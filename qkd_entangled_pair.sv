==> flow/design.v <==
module qkd_entangled_pair (
    input  logic       clk,
    input  logic       reset,
    input  logic       init,             
    input  logic       read_A,           
    input  logic       read_B,
    input  logic [1:0] basis_A,
    input  logic [1:0] basis_B,
    output logic [7:0] out_A,            
    output logic [7:0] out_B,
    output logic       valid_A,          
    output logic       valid_B,
    input  logic       fuse_blow,        
    output logic       pad_enable_A,     
    output logic       pad_enable_B,
    output logic       fuse_fire         
);
  logic [7:0] entangled_value;
  logic [1:0] entangled_basis;
  logic       collapsed;      
  logic       kill_latch;     
  logic       fuse_blown;     
  logic [7:0] lfsr;
  always_ff @(posedge clk or posedge reset) begin
    if (reset) begin
      lfsr <= 8'hA5;
    end else begin
      lfsr <= {lfsr[6:0], lfsr[7] ^ lfsr[5] ^ lfsr[4] ^ lfsr[3]};
    end
  end
  always_ff @(posedge clk or posedge reset) begin
    if (reset) begin
      entangled_value <= '0;
      entangled_basis <= 2'b00;
      collapsed       <= 1'b0;
      kill_latch      <= 1'b0;
      fuse_blown      <= 1'b0;
      fuse_fire       <= 1'b0;
    end else begin
      fuse_fire <= 1'b0;   
      if (fuse_blow) begin
        fuse_blown <= 1'b1;
        kill_latch <= 1'b1;
      end
      if (init && !fuse_blown) begin
        entangled_value <= lfsr;          
        entangled_basis <= lfsr[1:0];     
        collapsed       <= 1'b0;
      end
      if ((read_A || read_B) && !collapsed && !kill_latch && !fuse_blown) begin
        collapsed       <= 1'b1;
        kill_latch      <= 1'b1;
        fuse_fire       <= 1'b1;
        entangled_value <= lfsr;  
      end
    end
  end
  wire live = (!collapsed) && (!kill_latch) && (!fuse_blown);
  wire auth_A = live && (basis_A == entangled_basis);
  wire auth_B = live && (basis_B == entangled_basis);
  always_comb begin
    out_A   = (read_A && auth_A) ? entangled_value : lfsr;
    out_B   = (read_B && auth_B) ? entangled_value : lfsr;
    valid_A = (read_A && auth_A);
    valid_B = (read_B && auth_B);
  end
  assign pad_enable_A = valid_A & ~kill_latch & ~fuse_blown;
  assign pad_enable_B = valid_B & ~kill_latch & ~fuse_blown;
endmodule
# Step by step through the tools: qkd_entangled_pair
# What the tools print for qkd_entangled_pair, step after step.
# Lines are those of the file above, counted from 1.
# Operators: Yosys type, input widths -> output width; for muxes data width and select width s.
# Library cell names are shortened.
# The mark - stands for no value.
# design
top_module	qkd_entangled_pair
clock	clk
library	sky130hd
lib_corner	tt_025C_1v80

# Elaborated design
# Source: Yosys, flattened and elaborated, memories not mapped. Widths are those after wreduce. Registers that Yosys merges into a memory's read port (data or address) are not register bits. Print and check cells do not count. Equal cells are merged and count once.
# classes
bitwise	9
mux	9
eq_ne	2
n_reduce_logical	16
# ops
cell	n
$mux 8	4
$logic_and 1x1->1	10
$mux 1	5
$and 1x1->1	4
$eq 2x2->1	2
$reduce_bool 2->1	2
$xor 1x1->1	3
$logic_not 1->1	3
$not 1->1	2
$logic_or 1x1->1	1
# word_totals
out_inout_bits	21
register_bits	22

# Depth
# Longest topological path by Yosys (ltp), each cell counted once; first at word level (registers and memories cut), then after technology mapping (sequential cells cut; the memories' decode and read muxes count).
# logic_depth
depth_word	7
ABC_AREA	0
ltp_mapped	4
depth_no_buf	4

# Synthesis result
# Source: synth_stat.txt of the flow (Yosys; design flattened, memories mapped). It holds for the ABC_AREA given above (unset counts as 0); a run with the other value may have another netlist.
# The area totals of this step are shown rounded.
# mapped
mapped_cells	73
seq_area_um2	556
buffers	0
yosys_area_um2	1040
flip_flops	22
# types
type	n	area_total_um2
dfrtp_1	18	450.432
mux2_2	26	292.781
dfstp_2	4	105.101
xnor2_1	6	52.55
nand4_4	2	42.541
inv_1	6	22.522
nor3_4	1	16.266
a21oi_2	1	8.758
xor2_1	1	8.758
nor2_1	2	7.507
o21a_1	1	7.507
or3_2	1	7.507
nand2b_1	1	6.256
or2_2	1	6.256
o21ai_0	1	5.005
o21ai_1	1	5.005

# Path before layout
# OpenSTA on the mapped netlist: ideal clock, no wires. The path of least setup slack (recovery checks aside). Input and output delay are each 20% of the period. Register names are those of the netlist, which keeps one name where synthesis merged equal registers.
# synth_timing
path_kind	flip-flop to output port
start	register kill_latch
end	output port out_A[0]
required_ps	1184
launch_ps	0
period_ps	1480
slack_ps	-38
out_delay_ps	296
path_delay_ps	1222
stages	4
arrival_time_ps	1222
path_buffers	0
period_less_setup_slack_ps	1518
# "path_delay_ps" = arrival - input delay + setup time.
# At an output port there is no setup time.
# "stages" counts driving pins, that of a launching flip-flop among them; a cell with two outputs on the path counts twice.
# "period_less_setup_slack_ps" = period - worst setup slack (recovery checks aside). The figure is calculated, with input and output delays left at 20% of the set period.
# The rows between start and end are the longest chain of elaborated cells between them; the timing report does not say that the signal goes this way. Where chains are equally long, one stands for them.
# Each line given opens the expression or statement behind the cell; cells for indexed reads and writes are added by Yosys, which also makes memories of some case tables.
# A register here has more assigning lines than the two given.
# synth_between
cell_sequence	dfrtp_1 nor3_4 nand4_4 mux2_2
elab_chain_cells	6
# synth_rtl
item	line	text
from (decl)	21	logic       kill_latch;
from (assign)	36	kill_latch      <= 1'b0;
from (assign)	43	kill_latch <= 1'b1;
$logic_not 1->1	58	wire live = (!collapsed) && (!kill_latch) && (!fuse_blown);
$logic_and 1x1->1 x2	58
$logic_and 1x1->1	59	wire auth_A = live && (basis_A == entangled_basis);
$logic_and 1x1->1	62	out_A   = (read_A && auth_A) ? entangled_value : lfsr;
$mux 8	62
to (decl)	9	output logic [7:0] out_A,

Subject: qkd_entangled_pair on sky130hd, stored results

Hello all,

qkd_entangled_pair on sky130hd: 2 stored runs with different settings, listed in no order. Input and output delays are each 20% of the period that was set; the output load is 0.01 pF.

Stored run 1, flow files:
==> flow/run.sh <==
#!/bin/bash
# the make line also repeats the synthesis and layout settings of config.mk as NAME=value (left out here)
make -C /OpenROAD-flow-scripts/flow DESIGN_CONFIG=/design/flow/config.mk WORK_HOME=/design/flow/orfs CLKGATE_MAP_FILE= finish
==> flow/config.mk <==
export PLATFORM = sky130hd
export DESIGN_NAME = qkd_entangled_pair
export DESIGN_NICKNAME = qkd_entangled_pair
export VERILOG_FILES = /design/flow/design.v
export SDC_FILE = /design/flow/constraint.sdc
export NUM_CORES = 4
export LEC_CHECK = 0
export CAP_MARGIN = 20
export CELL_PAD_IN_SITES_GLOBAL_PLACEMENT = 3
export CORE_MARGIN = 2
export CORE_UTILIZATION = 64
export CTS_CLUSTER_DIAMETER = 176
export HOLD_SLACK_MARGIN = 0.18
export MIN_ROUTING_LAYER = met1
export SETUP_SLACK_MARGIN = -0.13
export SLEW_MARGIN = 20
==> flow/constraint.sdc <==
create_clock -name core_clock -period 1.36 [get_ports {clk}]
set_input_delay 0.2720 -clock core_clock [delete_from_list [all_inputs] [get_ports {clk}]]
set_output_delay 0.2720 -clock core_clock [all_outputs]
set_load 0.01 [all_outputs]

Stored run 1: stopped before the end: placement reported GPL-0301

Stored run 2, flow files:
==> flow/run.sh <==
#!/bin/bash
# the make line also repeats the synthesis and layout settings of config.mk as NAME=value (left out here)
make -C /OpenROAD-flow-scripts/flow DESIGN_CONFIG=/design/flow/config.mk WORK_HOME=/design/flow/orfs CLKGATE_MAP_FILE= finish
==> flow/config.mk <==
export PLATFORM = sky130hd
export DESIGN_NAME = qkd_entangled_pair
export DESIGN_NICKNAME = qkd_entangled_pair
export VERILOG_FILES = /design/flow/design.v
export SDC_FILE = /design/flow/constraint.sdc
export NUM_CORES = 4
export LEC_CHECK = 0
export CAP_MARGIN = 35
export CELL_PAD_IN_SITES_DETAIL_PLACEMENT = 1
export CELL_PAD_IN_SITES_GLOBAL_PLACEMENT = 0
export CORE_ASPECT_RATIO = 0.86
export CORE_MARGIN = 2
export CORE_UTILIZATION = 59
export CTS_CLUSTER_DIAMETER = 63
export CTS_CLUSTER_SIZE = 100
export PLACE_DENSITY = 0.54
export SLEW_MARGIN = 20
==> flow/constraint.sdc <==
create_clock -name core_clock -period 2.1 [get_ports {clk}]
set_input_delay 0.4200 -clock core_clock [delete_from_list [all_inputs] [get_ports {clk}]]
set_output_delay 0.4200 -clock core_clock [all_outputs]
set_load 0.01 [all_outputs]

Stored run 2: stopped before the end: placement reported DPL-0033

Thanks
