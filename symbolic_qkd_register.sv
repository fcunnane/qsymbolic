==> flow/design.v <==
module symbolic_qkd_register (
    input  logic       clk,
    input  logic       reset,
    input  logic       init,              
    input  logic       read,              
    input  logic [1:0] basis_in,          
    input  logic [1:0] phase_in,          
    input  logic [3:0] identity_in,       
    input  logic [7:0] time_in,           
    output logic [7:0] value_out,         
    output logic       output_enable,     
    input  logic       fuse_blow,
    output logic       pad_enable,        
    output logic       fuse_fire          
);
  logic [7:0] stored_value;
  logic [1:0] basis_tag;
  logic [1:0] phase_tag;
  logic [3:0] authorized_id;
  logic [7:0] valid_time_start;
  logic [7:0] valid_time_end;
  logic       collapsed;     
  logic       kill_latch;    
  logic       fuse_blown;    
  logic [7:0] lfsr;
  always_ff @(posedge clk or posedge reset) begin
    if (reset) begin
      lfsr <= 8'hA5;
    end else begin
      lfsr <= {lfsr[6:0], lfsr[7] ^ lfsr[5] ^ lfsr[4] ^ lfsr[3]};
    end
  end
  always_ff @(posedge clk or posedge reset) begin
    if (reset) begin
      stored_value     <= '0;
      basis_tag        <= 2'b00;
      phase_tag        <= 2'b00;
      authorized_id    <= 4'h0;
      valid_time_start <= 8'd0;
      valid_time_end   <= 8'd0;
      collapsed        <= 1'b0;
      kill_latch       <= 1'b0;
      fuse_blown       <= 1'b0;
      fuse_fire        <= 1'b0;
    end else begin
      fuse_fire <= 1'b0;
      if (fuse_blow) begin
        fuse_blown <= 1'b1;
        kill_latch <= 1'b1;
      end
      if (init && !fuse_blown) begin
        stored_value     <= lfsr;         
        basis_tag        <= lfsr[1:0];    
        phase_tag        <= lfsr[3:2];    
        authorized_id    <= 4'hA;         
        valid_time_start <= 8'd10;        
        valid_time_end   <= 8'd200;
        collapsed        <= 1'b0;
      end
      if (read && !collapsed && !kill_latch && !fuse_blown) begin
        collapsed    <= 1'b1;     
        kill_latch   <= 1'b1;     
        fuse_fire    <= 1'b1;     
        stored_value <= lfsr;     
      end
    end
  end
  wire basis_ok = (basis_in == basis_tag);
  wire phase_ok = (phase_in == phase_tag);
  wire id_ok    = (identity_in == authorized_id);
  wire time_ok  = (time_in >= valid_time_start) && (time_in <= valid_time_end);
  wire live       = (!collapsed) && (!kill_latch) && (!fuse_blown);
  wire authorized = live && basis_ok && phase_ok && id_ok && time_ok;
  always_comb begin
    if (read && authorized)
      value_out = stored_value;    
    else
      value_out = lfsr;            
  end
  assign output_enable = (read && authorized);
  assign pad_enable = output_enable & ~kill_latch & ~fuse_blown;
endmodule
# Reports on symbolic_qkd_register

The steps from the RTL of symbolic_qkd_register to its reports follow in flow order.
Line numbers count from 1 in the design file above.
Operators carry their Yosys type and port widths (W data, S select, Z words).
Cell names lack the library's common part.
Not given: n/a

Top module: symbolic_qkd_register
Clock: clk
Library: sky130hd
Library corner: tt_025C_1v80

# After elaboration

Yosys after proc, flatten, opt, wreduce and memory -nomap, before mapping. Memory bits, and registers merged into a memory's read port (data or address), are not among the register bits. Print and check cells are not counted.

Word-level cells: 47
Register bits after elaboration: 26

Bitwise gates (word level): 7
Multiplexer cells: 8
Equal/unequal tests: 3
Reductions and logical operators: 17
Magnitude comparators: 2

Operators by type and width:

| cell                | count |
| $mux W8             | 3 |
| $logic_and A1 B1 Y1 | 12 |
| $ge A8 B4 Y1        | 1 |
| $le A8 B8 Y1        | 1 |
| $mux W1             | 5 |
| $eq A2 B2 Y1        | 2 |
| $reduce_bool A2 Y1  | 2 |
| $eq A4 B4 Y1        | 1 |
| $xor A1 B1 Y1       | 3 |
| $logic_not A1 Y1    | 3 |
| $and A1 B1 Y1       | 2 |
| $not A1 Y1          | 2 |

# Logic depth

Longest topological path by Yosys (ltp), each cell counted once; first at word level (registers and memories cut), then after technology mapping (sequential cells cut; the memories' decode and read muxes count).

Word-level depth: 10
ABC_AREA: 0
Gate-level depth with buffers: 7
Mapped depth without buffers: 7

# Netlist

Yosys stat after the flow's synthesis: flattened, memories mapped to cells. It holds for the ABC_AREA given above (unset counts as 0); a run with the other value may have another netlist.
The area totals of this step are shown rounded.

Area of sequential cells: 631 sq um
Cells in the netlist: 89
Flip-flops: 25
Buffers: 2
Synthesis area: 1210 sq um

Cell types:

| type      | count | area in all (sq um) |
| dfrtp_1   | 21    | 525.504 |
| mux2_2    | 20    | 225.216 |
| dfstp_2   | 4     | 105.101 |
| ha_1      | 5     | 62.56 |
| xnor2_1   | 4     | 35.034 |
| a2111oi_4 | 1     | 27.526 |
| o2111ai_4 | 1     | 26.275 |
| xor2_1    | 3     | 26.275 |
| inv_1     | 6     | 22.522 |
| nand3_1   | 3     | 15.014 |
| nor4b_2   | 1     | 15.014 |
| nand2b_1  | 2     | 12.512 |
| nor2b_1   | 2     | 12.512 |
| nor4_2    | 1     | 12.512 |
| or3_4     | 1     | 11.261 |
| or4b_1    | 1     | 10.01 |
| a211oi_1  | 1     | 7.507 |
| a21o_1    | 1     | 7.507 |

Other cell types: 8; their cells: 11.

# Timing after synthesis

Path of least setup slack by OpenSTA after synthesis, without wires, with an ideal clock, recovery checks aside; 20% of the period is set as input and as output delay. Where synthesis merged equal registers, the netlist keeps one of their names.

Kind: in2out
Start point: in time_in[3]
End point: out value_out[0]
Arrival time: 2.213 ns
Required time: 2.752 ns
Delay of the path: 1.525 ns
Clock period: 3.44 ns
External input delay: 0.688 ns
Stages: 6
Path slack: 0.539 ns
Period reached after synthesis: 2.901 ns

"delay of the path" is the arrival time less input delay plus setup time.
A path that ends at an output port has no setup time.
"stages" counts driving pins, that of a launching flip-flop among them; a cell with two outputs on the path counts twice.
"period reached after synthesis" = period - worst setup slack (recovery checks aside). The figure is calculated, with input and output delays left at 20% of the set period.
The rows between start and end are the longest chain of elaborated cells between them; the timing report does not say that the signal goes this way. Where chains are equally long, one stands for them.
A line is the first line of the expression or statement that the cell stems from. Yosys adds cells for indexed reads and writes and turns some case tables into memories.

Cells stage by stage: inv_1 > ha_1 > or4b_1 > nor4_2 > o2111ai_4 > mux2_2
Cells in the longest elaborated chain: 5

RTL lines, path after synthesis:

| item                | line | RTL |
| start: declaration  | 9    | `input  logic [7:0] time_in,` |
| $ge A8 B4 Y1        | 71   | `wire time_ok  = (time_in >= valid_time_start) && (time_in <= valid_time_end);` |
| $logic_and A1 B1 Y1 | 71   |  |
| $logic_and A1 B1 Y1 | 73   | `wire authorized = live && basis_ok && phase_ok && id_ok && time_ok;` |
| $logic_and A1 B1 Y1 | 75   | `if (read && authorized)` |
| $mux W8             | 75   |  |
| end: declaration    | 10   | `output logic [7:0] value_out,` |

# Timing after layout

From the final timing report of run 2: the path of least setup slack in the routed layout; clock arrival at registers is part of the times.

Kind: in2out
Start point: in time_in[3]
End point: out value_out[6]
Clock period: 3.64 ns
Arrival time: 2.82 ns
Required time: 2.91 ns
Path slack: 0.09 ns
External input delay: 0.73 ns
Stages: 9

The rows between start and end are the longest chain of elaborated cells between them; the timing report does not say that the signal goes this way. Where chains are equally long, one stands for them.

Cells stage by stage: buf_2 > inv_2 > ha_4 > or4b_4 > nor4_4 > o2111ai_4 > buf_6 > mux2_4 > buf_6
Cells in the longest elaborated chain: 5

RTL lines, path post-layout:

| item                | line | RTL |
| start: declaration  | 9    | `input  logic [7:0] time_in,` |
| $ge A8 B4 Y1        | 71   | `wire time_ok  = (time_in >= valid_time_start) && (time_in <= valid_time_end);` |
| $logic_and A1 B1 Y1 | 71   |  |
| $logic_and A1 B1 Y1 | 73   | `wire authorized = live && basis_ok && phase_ok && id_ok && time_ok;` |
| $logic_and A1 B1 Y1 | 75   | `if (read && authorized)` |
| $mux W8             | 75   |  |
| end: declaration    | 10   | `output logic [7:0] value_out,` |

Subject: symbolic_qkd_register on sky130hd, stored results

Hello all,

Record of 2 stored runs of the RTL-to-layout flow on symbolic_qkd_register, platform sky130hd. The runs are unordered. Constraints: input delay and output delay 20% of the set period each, output load 0.01 pF.
"achieved period": clock period set for the run, less the worst setup slack. It is reckoned from that one timing run; input and output delays stay at 20% of the period that was set.
"power consumption" is the tool's figure for a default switching activity; nothing was simulated.
Values from the reports are rounded here.
Among the settings, n/a means not set for that run.
Among the results, n/a means that no value is shown for the run.

| item                                   | run 1 | run 2    |
| period_ns                              | 2.67  | 3.64     |
| CORE_UTILIZATION                       | 44    | 40       |
| SETUP_SLACK_MARGIN                     | -0.1  | n/a      |
| PLACE_DENSITY_LB_ADDON                 | 0.04  | n/a      |
| HOLD_SLACK_MARGIN                      | 0.1   | n/a      |
| CELL_PAD_IN_SITES_DETAIL_PLACEMENT     | 2     | n/a      |
| TNS_END_PERCENT                        | 50    | n/a      |
| ABC_AREA                               | 0     | n/a      |
| MAX_ROUTING_LAYER                      | met5  | n/a      |
| CAP_MARGIN                             | 20    | 20       |
| CORE_MARGIN                            | 2     | 2        |
| SLEW_MARGIN                            | 20    | 20       |
| synthesized cell area (sq um)          | n/a   | 1210     |
| area of the die (sq um)                | n/a   | 3480     |
| utilization of the finished layout (%) | n/a   | 62.3     |
| setup slack of the worst path (ns)     | n/a   | 0.093    |
| worst-case hold slack (ns)             | n/a   | 0.421    |
| power consumption (W)                  | n/a   | 0.000448 |
| achieved period (ns)                   | n/a   | 3.547    |

Run 1: stopped before the end: clock tree synthesis reported DPL-0033

Thanks
