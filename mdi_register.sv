==> flow/design.v <==
module mdi_register (
    input  logic       clk,
    input  logic       reset,
    input  logic       init,
    input  logic       read,             
    input  logic [7:0] value_in,
    input  logic [1:0] basis_in,         
    input  logic       allow_read,       
    output logic [7:0] value_out,        
    output logic       collapsed,        
    output logic [1:0] basis_out,        
    input  logic       fuse_blow,
    output logic       pad_enable,       
    output logic       fuse_fire         
);
  logic [7:0] stored_value;
  logic [1:0] stored_basis;
  logic       kill_latch;    
  logic       fuse_blown;    
  logic [7:0] lfsr;
  always_ff @(posedge clk or posedge reset) begin
    if (reset) begin
      lfsr <= 8'hA5;
    end else begin
      lfsr <= {lfsr[6:0], lfsr[7] ^ lfsr[5] ^ lfsr[4] ^ lfsr[3]};
    end
  end
  always_ff @(posedge clk or posedge reset) begin
    if (reset) begin
      stored_value <= '0;
      stored_basis <= 2'b00;
      basis_out    <= 2'b00;
      collapsed    <= 1'b0;
      kill_latch   <= 1'b0;
      fuse_blown   <= 1'b0;
      fuse_fire    <= 1'b0;
    end else begin
      fuse_fire <= 1'b0;  
      if (fuse_blow) begin
        fuse_blown <= 1'b1;
        kill_latch <= 1'b1;
      end
      if (init && !fuse_blown) begin
        stored_value <= value_in;
        stored_basis <= basis_in;
        basis_out    <= basis_in;
        collapsed    <= 1'b0;
      end
      if (read && !collapsed && !kill_latch && !fuse_blown) begin
        collapsed  <= 1'b1;
        kill_latch <= 1'b1;
        fuse_fire  <= 1'b1;
      end
    end
  end
  wire live = (!collapsed) && (!kill_latch) && (!fuse_blown);
  always_comb begin
    if (read && allow_read && live)
      value_out = stored_value;    
    else
      value_out = lfsr;            
  end
  assign pad_enable = (read && allow_read && live) & ~kill_latch & ~fuse_blown;
endmodule
module mdi_matching_unit (
    input  logic [1:0] basis_a,
    input  logic [1:0] basis_b,
    output logic       grant_read
);
  always_comb begin
    grant_read = (basis_a == basis_b);
  end
endmodule
module mdi_qkd_top (
    input  logic       clk,
    input  logic       reset,
    input  logic       init,
    input  logic       read,
    input  logic [7:0] value_a,
    input  logic [7:0] value_b,
    input  logic [1:0] basis_a,
    input  logic [1:0] basis_b,
    input  logic       fuse_blow_a,
    input  logic       fuse_blow_b,
    output logic [7:0] out_a,
    output logic [7:0] out_b,
    output logic       pad_enable_a,
    output logic       pad_enable_b
);
  logic       grant_read;
  logic [1:0] basis_out_a, basis_out_b;
  logic       collapsed_a, collapsed_b;
  logic       fuse_fire_a, fuse_fire_b;
  mdi_register alice (
    .clk(clk), .reset(reset), .init(init), .read(read),
    .value_in(value_a), .basis_in(basis_a),
    .allow_read(grant_read),
    .value_out(out_a), .collapsed(collapsed_a), .basis_out(basis_out_a),
    .fuse_blow(fuse_blow_a), .pad_enable(pad_enable_a), .fuse_fire(fuse_fire_a)
  );
  mdi_register bob (
    .clk(clk), .reset(reset), .init(init), .read(read),
    .value_in(value_b), .basis_in(basis_b),
    .allow_read(grant_read),
    .value_out(out_b), .collapsed(collapsed_b), .basis_out(basis_out_b),
    .fuse_blow(fuse_blow_b), .pad_enable(pad_enable_b), .fuse_fire(fuse_fire_b)
  );
  mdi_matching_unit matcher (
    .basis_a(basis_out_a),
    .basis_b(basis_out_b),
    .grant_read(grant_read)
  );
endmodule
== Reports on mdi_qkd_top ==
The steps from the RTL of mdi_qkd_top to its reports follow in flow order.
Lines are those of the file above, counted from 1.
Operators: Yosys type, input widths -> output width; for muxes data width and select width s.
Library cell names are shortened.
Not given: n/a

* Top module: mdi_qkd_top
* Clock input: clk
* Library: sky130hd
* Corner: tt_025C_1v80

== Elaborated design ==
Yosys after proc, flatten, opt, wreduce and memory -nomap, before mapping. Memory bits, and registers merged into a memory's read port (data or address), are not among the register bits. Print and check cells are not counted. Equal cells are merged and count once.

* Flip-flop bits (word level): 42
* Input bits: 26
* Output and inout port bits: 18
* Word-level cells: 62

* Equality and inequality tests: 1
* Mux-type cells: 10
* Bitwise logic cells: 14
* Reduce/logical cells: 25

{| class="wikitable"
|+ Operators with widths
! kind !! number
|-
| $mux 8 || 2
|-
| $logic_and 1x1->1 || 15
|-
| $reduce_bool 2->1 || 4
|-
| $mux 1 || 8
|-
| $xor 1x1->1 || 6
|-
| $logic_not 1->1 || 6
|-
| $and 1x1->1 || 4
|-
| $not 1->1 || 4
|-
| $eq 2x2->1 || 1
|}

== Longest topological paths ==
Yosys ltp: most cells in a row. Word level: on the elaborated netlist, between registers, memories and ports. Mapped: between sequential cells and ports; inverters and the memories' decode and read muxes count.

* Depth after elaboration: 6
* ABC_AREA: 0
* Mapped depth: 3
* Depth with buffers taken out: 3

== Netlist ==
Source: synth_stat.txt of the flow (Yosys; design flattened, memories mapped). It holds for the ABC_AREA given above (unset counts as 0); a run with the other value may have another netlist.

* Cells in the netlist: 105
* Cell area after synthesis: 1689.1 um^2
* Sequential area: 1061.0 um^2
* Flip-flop cells: 42
* Buffers: 2

{| class="wikitable"
|+ Cells by type
! cell !! number !! total area (um^2)
|-
| dfrtp_1 || 34 || 850.816
|-
| mux2_2 || 36 || 405.389
|-
| dfstp_2 || 8 || 210.202
|-
| xnor2_1 || 6 || 52.55
|-
| nor4b_4 || 2 || 47.546
|-
| nand3_2 || 2 || 20.019
|-
| inv_1 || 5 || 18.768
|-
| xor2_1 || 2 || 17.517
|-
| o21bai_1 || 2 || 15.014
|-
| or2_2 || 2 || 12.512
|-
| buf_2 || 2 || 10.01
|-
| and2b_2 || 1 || 8.758
|-
| or3_2 || 1 || 7.507
|-
| nor2b_1 || 1 || 6.256
|-
| or3_1 || 1 || 6.256
|}

By module: a second synthesis without flattening, with its own total; a netlist apart from the flattened one above.

* Cells (unflattened synthesis): 109
* Area total of the unflattened synthesis: 1752.9 um^2

Rows give one instance, submodules left out.

{| class="wikitable"
|+ By module
! module !! instances !! cells !! area (um^2) !! seq. area (um^2)
|-
| mdi_register || 2 || 53 || 865.8 || 555.5
|-
| mdi_matching_unit || 1 || 3 || 21.3 || 0.0
|-
| mdi_qkd_top || 1 || 0 || 0.0 || 0.0
|}

== Worst setup path after synthesis ==
Source: OpenSTA report_checks on the synthesized netlist (no wires, ideal clock, input and output delay 20% of the period each), path of least setup slack; recovery checks are left aside. Register names are those of the netlist, which keeps one name where synthesis merged equal registers.

* Kind: reg-to-output
* From: reg alice.fuse_blown
* To: out out_a[0]
* Clock period: 2.08 ns
* External output delay: 0.416 ns
* Launch time at the first pin: 0.000 ns
* Data arrival time: 1.238 ns
* Required time: 1.664 ns
* Slack: 0.426 ns
* Delay of the path: 1.238 ns
* Stages on the path: 4
* Path buffers: 0
* Period reached after synthesis: 1.654 ns

"delay of the path" = arrival - input delay + setup time.
A path that ends at an output port has no setup time.
"stages on the path" counts driving pins, that of a launching flip-flop among them; a cell with two outputs on the path counts twice.
"period reached after synthesis" = period - worst setup slack (recovery checks aside). The figure is calculated, with input and output delays left at 20% of the set period.
The rows between start and end are the longest chain of elaborated cells between them; the timing report does not say that the signal goes this way. Where chains are equally long, one stands for them.
A line is the first line of the expression or statement that the cell stems from. Yosys adds cells for indexed reads and writes and turns some case tables into memories.

* Cell sequence: dfrtp_1 > nor4b_4 > nand3_2 > mux2_2
* Length of the longest elaborated chain: 4
* Elaborated cells on any way between the ends: 4
* Classes of those cells: mux (1); reduce/logical (3)

{| class="wikitable"
|+ Ends and longest elaborated chain, post-synthesis
! element !! line !! text
|-
| from (decl) || 19 || <nowiki>logic       fuse_blown;</nowiki>
|-
| from (assign) || 35 || <nowiki>fuse_blown   <= 1'b0;</nowiki>
|-
| from (assign) || 40 || <nowiki>fuse_blown <= 1'b1;</nowiki>
|-
| $logic_not 1->1 || 56 || <nowiki>wire live = (!collapsed) && (!kill_latch) && (!fuse_blown);</nowiki>
|-
| $logic_and 1x1->1 || 56 ||
|-
| $logic_and 1x1->1 || 58 || <nowiki>if (read && allow_read && live)</nowiki>
|-
| $mux 8 || 58 ||
|-
| to (decl) || 85 || <nowiki>output logic [7:0] out_a,</nowiki>
|}

== Path in the finished layout ==
Path of least setup slack in the final report of flow run 1 (OpenROAD, finished layout, wires in). Where an end is a register, its clock arrival counts in the times.

* Kind: reg-to-output
* From: reg bob.kill_latch
* To: out out_b[7]
* Clock period: 1.04 ns
* External output delay: 0.21 ns
* Launch time at the first pin: 0.29 ns
* Data arrival time: 1.81 ns
* Required time: 0.83 ns
* Slack: -0.97 ns
* Stages on the path: 7
* Path buffers: 3

The rows between start and end are the longest chain of elaborated cells between them; the timing report does not say that the signal goes this way. Where chains are equally long, one stands for them.
At most two assigning lines are given for a register; there are more.

* Cell sequence: dfrtp_1 > nor4b_4 > buf_4 > buf_6 > nand3_4 > mux2_4 > buf_6
* Length of the longest elaborated chain: 5
* Elaborated cells on any way between the ends: 5
* Classes of those cells: mux (1); reduce/logical (4)

{| class="wikitable"
|+ Ends and longest elaborated chain, post-layout
! element !! line !! text
|-
| from (decl) || 18 || <nowiki>logic       kill_latch;</nowiki>
|-
| from (assign) || 34 || <nowiki>kill_latch   <= 1'b0;</nowiki>
|-
| from (assign) || 41 || <nowiki>kill_latch <= 1'b1;</nowiki>
|-
| $logic_not 1->1 || 56 || <nowiki>wire live = (!collapsed) && (!kill_latch) && (!fuse_blown);</nowiki>
|-
| $logic_and 1x1->1 x2 || 56 ||
|-
| $logic_and 1x1->1 || 58 || <nowiki>if (read && allow_read && live)</nowiki>
|-
| $mux 8 || 58 ||
|-
| to (decl) || 86 || <nowiki>output logic [7:0] out_b,</nowiki>
|}

Wiki page: mdi_qkd_top / flow data

Record of 2 stored runs of the RTL-to-layout flow on mdi_qkd_top, platform sky130hd. The runs are unordered. Constraints: input delay and output delay 20% of the set period each, output load 0.01 pF.
"clock period reached" means the clock period less the worst setup slack. The figure is calculated, with input and output delays left at 20% of the set period.
"time on the worst setup path" is the time allowed to the run's worst setup path (the clock period less input and output delay, where it has them) less its slack. Clock arrival times count: a late capture clock shortens it, a late launch clock lengthens it.
"total power after layout" is the tool's figure for a default switching activity; nothing was simulated.

=== Flow run 1 ===
{| class="wikitable"
! Setting !! Value
|-
| period_ns || 1.04
|-
| CAP_MARGIN || 20
|-
| CORE_MARGIN || 2
|-
| CORE_UTILIZATION || 40
|-
| SLEW_MARGIN || 20
|-
! Result !! Value
|-
| Time on the worst setup path || 1.81 ns
|-
| Kind of the worst setup path || reg-to-output
|-
| Total power after layout || 0.0034 W
|-
| Die area || 4758.9 um^2
|-
| Chip area after synthesis (Yosys) || 1689.1 um^2
|-
| Smallest setup slack || -0.974 ns
|-
| Total negative slack || -22.105 ns
|-
| Std-cell area (final layout) || 2860.2 um^2
|-
| Final design utilization || 71.0 %
|-
| Clock period reached || 2.014 ns
|}

=== Flow run 2 ===
{| class="wikitable"
! Setting !! Value
|-
| period_ns || 1.3
|-
| CORE_UTILIZATION || 48
|-
| PLACE_DENSITY || 0.63
|-
| CORE_ASPECT_RATIO || 0.8
|-
| TNS_END_PERCENT || 95
|-
| ABC_AREA || 0
|-
| CAP_MARGIN || 20
|-
| SLEW_MARGIN || 0
|-
| CORE_MARGIN || 2
|-
! Result !! Value
|-
| Clock period reached || 2.193 ns
|-
| Final design utilization || 79.6 %
|-
| Time on the worst setup path || 1.93 ns
|-
| Kind of the worst setup path || reg-to-output
|-
| Total negative slack || -14.856 ns
|-
| Smallest setup slack || -0.893 ns
|-
| Chip area after synthesis (Yosys) || 1689.1 um^2
|-
| Std-cell area (final layout) || 2706.3 um^2
|-
| Die area || 4012.7 um^2
|-
| Total power after layout || 0.002532 W
|}
